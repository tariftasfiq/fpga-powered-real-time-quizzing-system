==> flow/design.v <==
module quizzing_system(
	input clk,
	input master_reset,
	input reset,
	input teamA,
	input teamB,
	input teamC,
	input teamD,
	input correct,
	input end_quiz,
	inout led_com,
	output reg [6:0] seg,
	output reg [7:0] row,
	output reg [7:0] col,
	output reg timeup,
	output reg judging_time,
	output reg [3:0] active_team,
	output reg [3:0] winner_team,
	output [3:0] winner_score,
	output reg buzzer_locked
);
	assign led_com = 1;
    reg [3:0] count;       
    reg [23:0] clk_div;    
    reg [4:0] judging_counter;  
    reg [4:0] total_time_counter;  
    reg [3:0] bcd;
    reg [3:0] scoreA;
    reg [3:0] scoreB;
    reg [3:0] scoreC;
    reg [3:0] scoreD;
	reg start_next_round;
	reg [7:0] state [7:0];
	reg show_score;
	reg update_score;
    initial begin 
	buzzer_locked = 0;
	start_next_round = 1;
	show_score = 0;
	scoreA = 0;
	scoreB = 0;
	scoreC = 0;
	scoreD = 0;
	winner_team = 0;
	update_score = 0;
    end
	always @(posedge clk) begin
		if(master_reset) begin
			active_team <= 4'b0000;
			buzzer_locked <= 0;
			update_score <=0;
			clk_div <= 0;
            count <= 0;
            timeup <= 0;
            judging_time <= 0;
            judging_counter <= 0;
            total_time_counter <= 0;
			scoreA <= 0;
			scoreB <= 0;
			scoreC <= 0;
			scoreD <= 0;
			bcd <= 0;
		end else if(reset) begin
			active_team <= 4'b0000;
			buzzer_locked <= 0;
			update_score <=0;
			clk_div <= 0;
            count <= 0;
            timeup <= 0;
            judging_time <= 0;
            judging_counter <= 0;
            total_time_counter <= 0;
			bcd <= 0;
		end else if(buzzer_locked) begin  
            if (clk_div == 24'd5_000_000) begin  
                clk_div <= 0;
				count <= count + 1;
				if(timeup == 0)
					bcd <= count;
				if(count == 10) begin
					timeup <= 1;
				end
            end else begin
                clk_div <= clk_div + 1;
            end
        end
		if(timeup && end_quiz == 0) begin
				case(active_team)
					4'b0001: bcd <= scoreA;
					4'b0010: bcd <= scoreB;
					4'b0100: bcd <= scoreC;
					4'b1000: bcd <= scoreD;
					default: bcd <= 0;
				endcase
		end 
		if(end_quiz) begin
			if(scoreA > scoreB && scoreA > scoreC && scoreA > scoreD)
				begin
					bcd <= scoreA;
					active_team <= 4'b0001;
				end
			else if (scoreB> scoreA && scoreB > scoreC && scoreB > scoreD)
				begin
					bcd <= scoreB;
					active_team <= 4'b0010;
				end
			else if (scoreC > scoreA && scoreC > scoreB && scoreC > scoreD)
				begin
					bcd <= scoreC;
					active_team <= 4'b0100;
				end
			else if (scoreD > scoreA && scoreD > scoreB && scoreD > scoreC)
				begin
					bcd <= scoreD;
					active_team <= 4'b1000;
				end
			else bcd <= 0;
		end
		if(buzzer_locked == 0 && timeup == 0) begin
			if(teamA) begin
				active_team <= 4'b0001;
				buzzer_locked <= 1;
			end else if(teamB) begin
				active_team <= 4'b0010;
				buzzer_locked <= 1;
			end else if(teamC) begin
				active_team <= 4'b0100;
				buzzer_locked <= 1;
			end else if(teamD) begin
				active_team <= 4'b1000;
				buzzer_locked <= 1;
			end 
		end
		if(correct && buzzer_locked) begin  
			case(active_team)
				4'b0001: scoreA <= scoreA + 1;
				4'b0010: scoreB <= scoreB + 1;
				4'b0100: scoreC <= scoreC + 1;
				4'b1000: scoreD <= scoreD + 1;
			endcase
			buzzer_locked <=0;
		end
end
    always @(*) begin
        case (bcd)
            4'd0: seg = 7'b1111110;  
            4'd1: seg = 7'b0110000;  
            4'd2: seg = 7'b1101101;  
            4'd3: seg = 7'b1111001;  
            4'd4: seg = 7'b0110011;  
            4'd5: seg = 7'b1011011;  
            4'd6: seg = 7'b1011111;  
            4'd7: seg = 7'b1110000;  
            4'd8: seg = 7'b1111111;  
            4'd9: seg = 7'b1111011;  
            4'd10: seg = 7'b1111110;  
            default: seg = 7'b0000000;  
        endcase
    end
	reg [1:0] count_1;        
    reg [2:0] scan_row;        
    reg clk_0;                 
    reg [7:0] clk_1;
    initial begin
        clk_1=8'b00000000;             
        scan_row = 0;
    end
	always @(posedge clk) begin	
		case(active_team)
		4'b0001: begin
				state[0] = 8'b01000000;
				state[1] = 8'b11000000;
				state[2] = 8'b01000000;
				state[3] = 8'b01000000;
				state[4] = 8'b00000000;
				state[5] = 8'b00000000;
				state[6] = 8'b00000000;
				state[7] = 8'b00000000;
				end
		4'b0010: begin
				state[0] = 8'b00000111;
				state[1] = 8'b00000011;
				state[2] = 8'b00000110;
				state[3] = 8'b00000111;
				state[4] = 8'b00000000;
				state[5] = 8'b00000000;
				state[6] = 8'b00000000;
				state[7] = 8'b00000000;
				end
		 4'b0100: begin
				state[0] = 8'b00000000;
				state[1] = 8'b00000000;
				state[2] = 8'b00000000;
				state[3] = 8'b11100000;
				state[4] = 8'b00100000;
				state[5] = 8'b11100000;
				state[6] = 8'b00100000;
				state[7] = 8'b11100000;
				end
		4'b1000: begin
				state[0] = 8'b00000000;
				state[1] = 8'b00000000;
				state[2] = 8'b00000000;
				state[3] = 8'b00000000;
				state[4] = 8'b00000101;
				state[5] = 8'b00000101;
				state[6] = 8'b00000111;
				state[7] = 8'b00000001;
				end
		default: begin
				state[0] = 8'b00000000;
				state[1] = 8'b00000000;
				state[2] = 8'b00000000;
				state[3] = 8'b00000000;
				state[4] = 8'b00000000;
				state[5] = 8'b00000000;
				state[6] = 8'b00000000;
				state[7] = 8'b00000000;
		end
		endcase 
end
	always @(posedge clk) begin
		if(&clk_1) begin
			row <= 1 << scan_row;    
			col <= state[scan_row];     
			scan_row <= scan_row + 1;
		end
		clk_1 <= clk_1+1;
		end
endmodule
# ---- From RTL to reports: quizzing_system
# The steps from the RTL of quizzing_system to its reports follow in flow order.
# Lines are those of the file above, counted from 1.
# Operators: Yosys type, input widths -> output width; for muxes data width and select width s.
# Library cell names are shortened.
# A cell with - has no value.
dict set report inputs {
  top {quizzing_system}
  clk_port {clk}
  library {sky130hd}
  corner {tt_025C_1v80}
}

# ---- Elaborated design
# Source: Yosys, flattened and elaborated. Widths are those after wreduce. Print and check cells do not count. Equal cells are merged and count once.
# Memory sizes are those after Yosys's memory passes, which may raise the word count (mostly to a power of two), join words into wider ones and drop unused or constant bits.
dict set report word_totals {
  ff_bits 139
  latchBits 0
  mem_bits_rw 0
  romBits 112
  clocked_rd_ports_x_width 7
  memories 1
  in_bits 9
  out_inout_bits 39
  wordCells 134
}
# name size word_bits rd write_ports line_no
set memory_table {}
lappend memory_table {{(name not given)} 16 7 1 0 145} ;# case (bcd)
dict set report classes {
  add_sub_neg 8
  mul 0
  n_div 0
  n_cmp 12
  eq_ne 14
  n_shift 1
  n_mux 54
  bitwise 3
  reduce_and_logical 19
}
# cell n
set ops {}
lappend ops {{$mux 4} 36}
lappend ops {{$pmux 8 s8} 1}
lappend ops {{$gt 4x4->1} 12}
lappend ops {{$pmux 8 s2} 3}
lappend ops {{$pmux 7 s2} 2}
lappend ops {{$add 24x1->24 const B} 1}
lappend ops {{$eq 24x23->1 const B} 1}
lappend ops {{$pmux 8 s3} 1}
lappend ops {{$mux 24} 1}
lappend ops {{$pmux 6 s2} 2}
lappend ops {{$add 4x1->4 const B} 5}
lappend ops {{$pmux 4 s4} 1}
lappend ops {{$eq 3x3->1 const B} 4}
lappend ops {{$logic_and 1x1->1} 11}
lappend ops {{$reduce_bool 5->1} 2}
lappend ops {{$shl 2x3->8 const A} 1}
lappend ops {{$eq 4x4->1 const B} 2}
lappend ops {{$add 8x1->8 const B} 1}
lappend ops {{$reduce_and 8->1} 1}
lappend ops {{$mux 1} 7}
lappend ops {{$eq 3x2->1 const B} 2}
lappend ops {{$reduce_and 3->1} 2}
lappend ops {{$ne 5x4->1 const B} 1}
lappend ops {{$eq 4x1->1 const B} 1}
lappend ops {{$eq 4x2->1 const B} 1}
lappend ops {{$eq 4x3->1 const B} 1}
lappend ops {{$not 1->1} 3}
lappend ops {{$add 3x1->3 const B} 1}
# Other operator kinds: 4; their cells: 4.

# ---- Longest topological paths
# Yosys ltp: most cells in a row. Word level: on the elaborated netlist, between registers, memories and ports. Mapped: between sequential cells and ports; inverters and the memories' decode and read muxes count.
dict set report logic_depth {
  word_depth 13
  abc_area 0
  ltp_mapped 13
  mapped_depth_nobuf 13
}

# ---- Synthesis result
# Source: synth_stat.txt of the flow (Yosys; design flattened, memories mapped). It holds for the ABC_AREA given above (unset counts as 0); a run with the other value may have another netlist.
# Totals and module areas in this step are rounded.
dict set report mapped {
  cell_count 558
  area_um2 5200
  seq_area_um2 2100
  flip_flops 93
  n_buf 29
}
# cell n area_total_um2
set types {}
lappend types {dfxtp_1 72 1.44E+03}
lappend types {edfxtp_1 21 630.605}
lappend types {ha_1 45 563.04}
lappend types {nand2_1 44 165.158}
lappend types {nor2_1 43 161.405}
lappend types {nand3_1 30 150.144}
lappend types {xor2_1 17 148.893}
lappend types {nand4_1 20 125.12}
lappend types {xnor2_1 13 113.859}
lappend types {inv_1 27 101.347}
lappend types {o21ai_0 19 95.091}
lappend types {buf_4 12 90.086}
lappend types {a21oi_1 16 80.077}
lappend types {and3_1 12 75.072}
lappend types {clkbuf_1 16 60.058}
lappend types {nor4b_2 4 60.058}
lappend types {o31ai_1 7 52.55}
lappend types {and2_1 8 50.048}
# Not listed: further types 54, cells in them 132.

# ---- Path before layout
# Path of least setup slack by OpenSTA after synthesis, without wires, with an ideal clock, recovery checks aside; 20% of the period is set as input and as output delay. Where synthesis merged equal registers, the netlist keeps one of their names.
dict set report synth_path {
  path_kind {register to register}
  start {register (no name shown)}
  end {register (no name shown)}
  clock_period_ps 6240
  arrival_time_ps 3272
  path_slack_ps 2889
  path_delay_ps 3351
  stages 12
  path_buffers 0
  synth_period_reached_ps 3351
}
# "path_delay_ps" = arrival - input delay + setup time.
# "stages" counts driving pins, that of a launching flip-flop among them; a cell with two outputs on the path counts twice.
# "synth_period_reached_ps" is the clock period less the worst setup slack; recovery checks do not enter. This is arithmetic on one report: input and output delays are still those of the set period (20% each).
# Between the ends stands the longest chain of elaborated cells between them, by number of cells; it is not shown to be the way that was timed. Of several equally long chains one is given.
# Each line given opens the expression or statement behind the cell; cells for indexed reads and writes are added by Yosys, which also makes memories of some case tables.
dict set report synth_between {
  cell_sequence {dfxtp_1 -> inv_1 -> ha_1 -> a21o_1 -> a2111oi_2 -> or4b_4 -> o21a_1 -> a21o_1 -> mux2_2 -> ha_1 -> or4_4 -> o211ai_1}
  elab_chain_len 9
  cells_between 22
  cone_lines 7
}
# item line_no
set synth_lines {}
lappend synth_lines {{start, declared} 28}
lappend synth_lines {{start, assigned} 58}
lappend synth_lines {{start, assigned} 136}
lappend synth_lines {{$gt 4x4->1} 112}
lappend synth_lines {{$logic_and 1x1->1 x2} 112}
lappend synth_lines {{$mux 4} 112}
lappend synth_lines {{$mux 4} 107}
lappend synth_lines {{$mux 4} 102}
lappend synth_lines {{$mux 4} 97}
lappend synth_lines {{$mux 4} 96} ;# if(end_quiz) begin
lappend synth_lines {{$mux 4} -}

# ---- Timing after layout
# Path of least setup slack in the final report of flow run 1 (OpenROAD, finished layout, wires in). Where an end is a register, its clock arrival counts in the times.
# The report prints the path's times to 10 ps; the period is as set.
dict set report layout_path {
  path_kind {register to register}
  start {register (no name shown)}
  end {register (no name shown)}
  clock_period_ps 2640
  arrival_time_ps 3290
  path_slack_ps -380
  stages 14
  path_buffers 2
}
# Between the ends stands the longest chain of elaborated cells between them, by number of cells; it is not shown to be the way that was timed. Of several equally long chains one is given.
dict set report layout_between {
  cell_sequence {dfxtp_2 -> inv_4 -> ha_4 -> buf_4 -> a2111oi_4 -> or4b_4 -> o21a_1 -> a21o_1 -> mux2_4 -> buf_6 -> ha_2 -> inv_2 -> o211ai_1 -> o211ai_1}
  elab_chain_len 9
  cells_between 22
  cone_lines 7
}
# item line_no
set layout_lines {}
lappend layout_lines {{start, declared} 28}
lappend layout_lines {{start, assigned} 58}
lappend layout_lines {{start, assigned} 136}
lappend layout_lines {{$gt 4x4->1} 112}
lappend layout_lines {{$logic_and 1x1->1 x2} 112}
lappend layout_lines {{$mux 4} 112}
lappend layout_lines {{$mux 4} 107}
lappend layout_lines {{$mux 4} 102}
lappend layout_lines {{$mux 4} 97}
lappend layout_lines {{$mux 4} 96} ;# if(end_quiz) begin
lappend layout_lines {{$mux 4} -}

Add stored flow runs of quizzing_system

Flow measurements of quizzing_system on sky130hd: 2 stored runs with different settings, listed in no order. Input and output delays are each 20% of the period that was set; the output load is 0.01 pF.
"achieved_clock_period_ps" is the run's clock period less its worst setup slack. It is reckoned from that one timing run; input and output delays stay at 20% of the period that was set.
"timing.worst_path_ps": the worst setup path's part of the clock period (all of it between registers, 20% less for each end at a port) less its slack. A launch clock that arrives late makes it longer, a capture clock that arrives late makes it shorter.
"power_w": no workload was simulated; the value follows from the tool's default switching activity.
"timing.worst_path_ps" is given in steps of 10 ps.
Measured values are rounded.

[flow] flow run 1: files
==> flow/run.sh <==
#!/bin/bash
# the make line also repeats the synthesis and layout settings of config.mk as NAME=value (left out here)
make -C /OpenROAD-flow-scripts/flow DESIGN_CONFIG=/design/flow/config.mk WORK_HOME=/design/flow/orfs CLKGATE_MAP_FILE= finish
==> flow/config.mk <==
export PLATFORM = sky130hd
export DESIGN_NAME = quizzing_system
export DESIGN_NICKNAME = quizzing_system
export VERILOG_FILES = /design/flow/design.v
export SDC_FILE = /design/flow/constraint.sdc
export NUM_CORES = 4
export LEC_CHECK = 0
export ABC_AREA = 0
export CAP_MARGIN = 20
export CELL_PAD_IN_SITES_GLOBAL_PLACEMENT = 3
export CORE_MARGIN = 2
export CORE_UTILIZATION = 36
export CTS_CLUSTER_SIZE = 90
export GPL_TIMING_DRIVEN = 1
export MAX_ROUTING_LAYER = met5
export PLACE_DENSITY = 0.89
export SETUP_SLACK_MARGIN = 0.42
export SLEW_MARGIN = 15
export TNS_END_PERCENT = 90
==> flow/constraint.sdc <==
create_clock -name core_clock -period 2.64 [get_ports {clk}]
set_input_delay 0.5280 -clock core_clock [delete_from_list [all_inputs] [get_ports {clk}]]
set_output_delay 0.5280 -clock core_clock [all_outputs]
set_load 0.01 [all_outputs]

[flow] flow run 1: metrics
[metrics] timing.worst_path_ps = 3020
[metrics] worstPathKind = register to register
[metrics] synthesis_area_um2 = 5200
[metrics] achieved_clock_period_ps = 3018
[metrics] fin_util_pct = 52
[metrics] design_die_area_um2 = 15000
[metrics] power_w = 0.0034
[metrics] layout_stdcell_area_um2 = 7200
[metrics] holdWs_ps = 440
[metrics] setup_ws_ps = -380
[metrics] setupTns_ps = -2300

[flow] flow run 2: files
==> flow/run.sh <==
#!/bin/bash
# the make line also repeats the synthesis and layout settings of config.mk as NAME=value (left out here)
make -C /OpenROAD-flow-scripts/flow DESIGN_CONFIG=/design/flow/config.mk WORK_HOME=/design/flow/orfs CLKGATE_MAP_FILE= finish
==> flow/config.mk <==
export PLATFORM = sky130hd
export DESIGN_NAME = quizzing_system
export DESIGN_NICKNAME = quizzing_system
export VERILOG_FILES = /design/flow/design.v
export SDC_FILE = /design/flow/constraint.sdc
export NUM_CORES = 4
export LEC_CHECK = 0
export CAP_MARGIN = 15
export CORE_MARGIN = 8
export CORE_UTILIZATION = 53
export MAX_ROUTING_LAYER = met5
export MIN_ROUTING_LAYER = met1
export PLACE_DENSITY_LB_ADDON = 0.01
export SETUP_SLACK_MARGIN = 1.24
export SLEW_MARGIN = 25
==> flow/constraint.sdc <==
create_clock -name core_clock -period 4.36 [get_ports {clk}]
set_input_delay 0.8720 -clock core_clock [delete_from_list [all_inputs] [get_ports {clk}]]
set_output_delay 0.8720 -clock core_clock [all_outputs]
set_load 0.01 [all_outputs]

[flow] flow run 2: metrics
[metrics] timing.worst_path_ps = 3160
[metrics] worstPathKind = register to register
[metrics] synthesis_area_um2 = 5200
[metrics] achieved_clock_period_ps = 3156
[metrics] fin_util_pct = 63
[metrics] design_die_area_um2 = 13000
[metrics] power_w = 0.0018
[metrics] layout_stdcell_area_um2 = 6100
[metrics] holdWs_ps = 440
[metrics] setup_ws_ps = 1200
[metrics] setupTns_ps = 0
